==> flow/design.v <==
module translate (
    input clk, reset, en, 
    input [63:0] va,            
    input [63:0] satp,          
    input [1:0]  mmode,                
    output [63:0] pa,           
    output valid,               
    output logic [63:0] mem_addr,     
    output mem_req,             
    input  [63:0] pte,           
    input  pte_valid,            
    output done                 
);
    wire bare = satp[63:60] == 0 || mmode == 'b11;
    enum reg [1:0] { IDLE, READ_PTE, DONE } state, next_state;
    reg [43:0] ppn, next_ppn;
    reg [1:0] level, next_level;
    reg [63:0] phy_addr, next_pa;
    always_ff @(posedge clk) 
    if (reset) begin
        state <= IDLE;
        level <= 0;
        ppn <= 0;
        phy_addr <= 0;
    end else begin
        state <= next_state;
        level <= next_level;
        ppn <= next_ppn;
        phy_addr <= next_pa;
    end
    always_comb begin
        next_state = state;
        next_level = level;
        next_ppn = ppn;
        next_pa = phy_addr;
        case (state)
        IDLE:
            if (!en || bare) begin
                next_state = IDLE;
            end else if (satp[63:60] == 8) begin
                next_ppn = satp[43:0];
                next_level = 2;
                next_state = READ_PTE;
            end
        READ_PTE:
            if (pte_valid) begin
                if (pte[0] == 0) begin  
                    next_state = DONE;
                end else if (pte[3:1] != 'b000) begin  
                    next_state = DONE;
                    next_pa = {8'b0, pte[53:10], va[11:0]};
                end else begin
                    next_ppn = pte[53:10];
                    next_state = (level == 0) ? DONE : READ_PTE;
                    next_level = level - 1;
                end
            end
        DONE:
            next_state = en ? DONE : IDLE;
        default:
            begin end
        endcase
    end
    assign mem_req = state == READ_PTE;
    always_comb case (level)
        3: mem_addr = {8'b0, ppn, va[47:39], 3'b000};
        2: mem_addr = {8'b0, ppn, va[38:30], 3'b000};
        1: mem_addr = {8'b0, ppn, va[29:21], 3'b000};
        0: mem_addr = {8'b0, ppn, va[20:12], 3'b000};
    endcase
    assign done = !en || bare || state == DONE;            
    assign pa = bare ? va : phy_addr;
    assign valid = 1;  
endmodule
Tool chain data of translate
Tool output for the design above, in the order of the flow.
Lines are those of the file above, counted from 1.
Cell names lack the library's common part.
A cell with - has no value.
- design top: translate
- clock input: clk
- standard-cell library: sky130hd
- corner: tt_025C_1v80

Elaborated design
Counts by Yosys on the flattened word-level netlist (proc, flatten, opt, wreduce; memories kept). Register bits leave out memories and registers merged into their read ports (data or address). Print and check cells are left out. Cells with the same type and inputs are merged into one.
- register bits after elaboration: 104
- latch bits: 0
- bits in writable memories at 0
- memory bits (read-only): 0
- noted word width x clocked read ports: 0
- memories at 0
- bits of input ports at 198
- noted output and inout bits: 131
- elaborated cells at 53
- $add $sub $neg: 1
- multipliers at 0
- divide/modulo/power cells: 0
- magnitude comparators: 0
- equality and inequality tests: 13
- shifts and indexed selects at 0
- muxes and demuxes at 22
- bitwise operators: 0
- reductions and logical operators at 13
- operator list (cell ; number):
    case mux 64 bit (select 4 bit) ; 1
    2-to-1 mux 44 bit ; 5
    case mux 44 bit (select 2 bit) ; 1
    2-to-1 mux 64 bit ; 1
    2-to-1 mux 2 bit ; 12
    equality test 2 bit with constant B ; 4
    != test 2 bit with constant B ; 3
    nonzero test 3 bit ; 2
    AND reduction 6 bit ; 1
    case mux 2 bit (select 3 bit) ; 1
    equality test 2 x 1 -> 1 bit with constant B ; 2
    != test 2 x 1 -> 1 bit with constant B ; 2
    logical NOT 2 bit ; 2
    equality test 4 bit with constant B ; 1
    logical NOT 4 bit ; 1
    AND reduction 4 bit ; 1
    case mux 2 bit (select 2 bit) ; 1
    logical OR 1 bit ; 3
    != test 3 bit with constant B ; 1
    AND reduction 3 bit ; 1
    subtractor 2 x 1 -> 2 bit with constant B ; 1
    nonzero test 2 bit ; 1
    logical NOT 1 bit ; 1

Depth
Longest topological path by Yosys (ltp), each cell counted once; first at word level (registers and memories cut), then after technology mapping (sequential cells cut; the memories' decode and read muxes count).
- depth after elaboration at 6
- ABC_AREA at 0
- noted mapped depth: 7
- gate-level depth less buffers: 6

Synthesis result
Yosys stat after the flow's synthesis: flattened, memories mapped to cells. It holds for the ABC_AREA given above (unset counts as 0); a run with the other value may have another netlist.
Totals and module areas in this step are rounded.
- cells by type (type ; number ; total area (µm²)):
    dfxtp_1 ; 105 ; 2.1E+03
    mux2_2 ; 56 ; 630.605
    mux2i_1 ; 53 ; 530.509
    a21oi_1 ; 103 ; 515.494
    a211oi_2 ; 39 ; 487.968
    nand2_1 ; 114 ; 427.91
    buf_4 ; 21 ; 157.651
    buf_6 ; 14 ; 157.651
    a222oi_1 ; 9 ; 90.086
    buf_12 ; 4 ; 80.077
    clkbuf_1 ; 19 ; 71.318
    and2_1 ; 9 ; 56.304
    ha_1 ; 4 ; 50.048
    inv_1 ; 13 ; 48.797
    a211oi_1 ; 5 ; 37.536
    buf_2 ; 7 ; 35.034
    o22ai_2 ; 1 ; 12.512
    buf_1 ; 3 ; 11.261
Not listed: further types 19, cells in them 21.
- noted standard cells after synthesis: 600
- noted cell area after synthesis: 5600 µm²
- sequential part of the area: 2100 µm²
- noted mapped flip-flops: 105
- buffers at 68

Path before layout
Path of least setup slack by OpenSTA after synthesis, without wires, with an ideal clock, recovery checks aside; 20% of the period is set as input and as output delay. Where synthesis merged equal registers, the netlist keeps one of their names.
- path type: input -> output
- from: input port satp[61]
- to: output port pa[10]
- clock period: 1.92 ns
- input delay: 0.384 ns
- external output delay at 0.384 ns
- time at the first pin: 0.384 ns
- arrival at 1.528 ns
- required time: 1.536 ns
- noted path slack: 0.008 ns
- delay of the path at 1.144 ns
- noted stages: 4
- noted buffers on the path: 2
- noted period reached after synthesis: 1.912 ns
"delay of the path" = arrival - input delay + setup time.
At an output port there is no setup time.
"stages": output pins that drive a net of the path, with the launching flip-flop's if there is one; two outputs of one cell count as two.
"period reached after synthesis" is the clock period less the worst setup slack; recovery checks do not enter. This is arithmetic on one report: input and output delays are still those of the set period (20% each).
Between the ends stands the longest chain of elaborated cells between them, by number of cells; it is not shown to be the way that was timed. Of several equally long chains one is given.
A line is the first line of the expression or statement that the cell stems from. Yosys adds cells for indexed reads and writes and turns some case tables into memories.
- path through: o41ai_1 -> buf_4 -> buf_6 -> mux2_2
- length of the longest elaborated chain: 3
- elaborated cells on any way between the ends: 3
- noted source lines of those cells: 2
- classes of those cells: mux (1); reduce/logical (2)
- ends and longest elaborated chain, after synthesis (element ; line ; RTL):
    from (decl) ; 4 ; input [63:0] satp,
    logical NOT 4 bit ; 14 ; wire bare = satp[63:60] == 0 || mmode == 'b11;
    logical OR 1 bit ; 14 ;
    2-to-1 mux 64 bit ; 72 ; assign pa = bare ? va : phy_addr;
    to (decl) ; 6 ; output [63:0] pa,

Path in the finished layout
From the final timing report of run A: the path of least setup slack in the routed layout; clock arrival at registers is part of the times.
- path type: input -> output
- from: input port satp[61]
- to: output port pa[0]
- clock period: 2.17 ns
- input delay: 0.43 ns
- external output delay at 0.43 ns
- time at the first pin: 0.43 ns
- arrival at 2.04 ns
- required time: 1.74 ns
- noted path slack: -0.30 ns
- noted stages: 10
- noted buffers on the path: 8
Between the ends stands the longest chain of elaborated cells between them, by number of cells; it is not shown to be the way that was timed. Of several equally long chains one is given.
- path through: buf_8 -> o41ai_4 -> buf_6 -> buf_12 -> buf_6 -> buf_6 -> buf_12 -> buf_16 -> mux2_4 -> buf_6
- length of the longest elaborated chain: 3
- elaborated cells on any way between the ends: 3
- noted source lines of those cells: 2
- classes of those cells: mux (1); reduce/logical (2)
- ends and longest elaborated chain, after layout (element ; line ; RTL):
    from (decl) ; 4 ; input [63:0] satp,
    logical NOT 4 bit ; 14 ; wire bare = satp[63:60] == 0 || mmode == 'b11;
    logical OR 1 bit ; 14 ;
    2-to-1 mux 64 bit ; 72 ; assign pa = bare ? va : phy_addr;
    to (decl) ; 6 ; output [63:0] pa,

Appendix: measured runs

Settings and measured results of 2 stored flow runs for module translate (sky130hd), not sorted in any way. The constraints put input and output delay at 20% of the set period each and load the outputs with 0.01 pF.
"clock period achieved" = clock period - worst setup slack. The figure is calculated, with input and output delays left at 20% of the set period.
"time on the worst setup path" = time allowed to the worst setup path (clock period - input delay - output delay, where it has them) - its slack; a late launch clock adds to it, a late capture clock takes from it.
"power consumption" is the tool's figure for a default switching activity; nothing was simulated.
The results are shown rounded.

Run A

==> flow/run.sh <==
#!/bin/bash
# the make line also repeats the synthesis and layout settings of config.mk as NAME=value (left out here)
make -C /OpenROAD-flow-scripts/flow DESIGN_CONFIG=/design/flow/config.mk WORK_HOME=/design/flow/orfs CLKGATE_MAP_FILE= finish
==> flow/config.mk <==
export PLATFORM = sky130hd
export DESIGN_NAME = translate
export DESIGN_NICKNAME = translate
export VERILOG_FILES = /design/flow/design.v
export SDC_FILE = /design/flow/constraint.sdc
export NUM_CORES = 4
export LEC_CHECK = 0
export CAP_MARGIN = 20
export CORE_ASPECT_RATIO = 1.66
export CORE_MARGIN = 2
export CORE_UTILIZATION = 43
export CTS_CLUSTER_DIAMETER = 25
export MIN_ROUTING_LAYER = met2
export PLACE_DENSITY_LB_ADDON = 0.09
export SETUP_SLACK_MARGIN = 0.64
export SLEW_MARGIN = 20
==> flow/constraint.sdc <==
create_clock -name core_clock -period 2.17 [get_ports {clk}]
set_input_delay 0.4340 -clock core_clock [delete_from_list [all_inputs] [get_ports {clk}]]
set_output_delay 0.4340 -clock core_clock [all_outputs]
set_load 0.01 [all_outputs]

Measured in run A:
- full die area: 14000 µm²
- noted the time on the worst setup path: 1.60 ns
- critical path type: input -> output
- noted the standard-cell area after layout: 11000 µm²
- lowest setup slack at -0.30 ns
- utilization in the final report at 0.83
- noted the total negative slack on setup checks: -11 ns
- synthesis area at 5600 µm²
- post-route worst hold slack: 0.44 ns
- noted the clock period achieved: 2.471 ns
- power consumption: 5300 uW

Run B

==> flow/run.sh <==
#!/bin/bash
# the make line also repeats the synthesis and layout settings of config.mk as NAME=value (left out here)
make -C /OpenROAD-flow-scripts/flow DESIGN_CONFIG=/design/flow/config.mk WORK_HOME=/design/flow/orfs CLKGATE_MAP_FILE= finish
==> flow/config.mk <==
export PLATFORM = sky130hd
export DESIGN_NAME = translate
export DESIGN_NICKNAME = translate
export VERILOG_FILES = /design/flow/design.v
export SDC_FILE = /design/flow/constraint.sdc
export NUM_CORES = 4
export LEC_CHECK = 0
export CAP_MARGIN = 20
export CORE_MARGIN = 2
export CORE_UTILIZATION = 40
export SLEW_MARGIN = 20
==> flow/constraint.sdc <==
create_clock -name core_clock -period 3.54 [get_ports {clk}]
set_input_delay 0.7080 -clock core_clock [delete_from_list [all_inputs] [get_ports {clk}]]
set_output_delay 0.7080 -clock core_clock [all_outputs]
set_load 0.01 [all_outputs]

Measured in run B:
- noted the time on the worst setup path: 2.05 ns
- critical path type: input -> output
- full die area: 15000 µm²
- lowest setup slack at 0.072 ns
- post-route worst hold slack: 0.46 ns
- noted the total negative slack on setup checks: 0.000 ns
- synthesis area at 5600 µm²
- power consumption: 3000 uW
- noted the clock period achieved: 3.468 ns
- noted the standard-cell area after layout: 8800 µm²
- utilization in the final report at 0.64
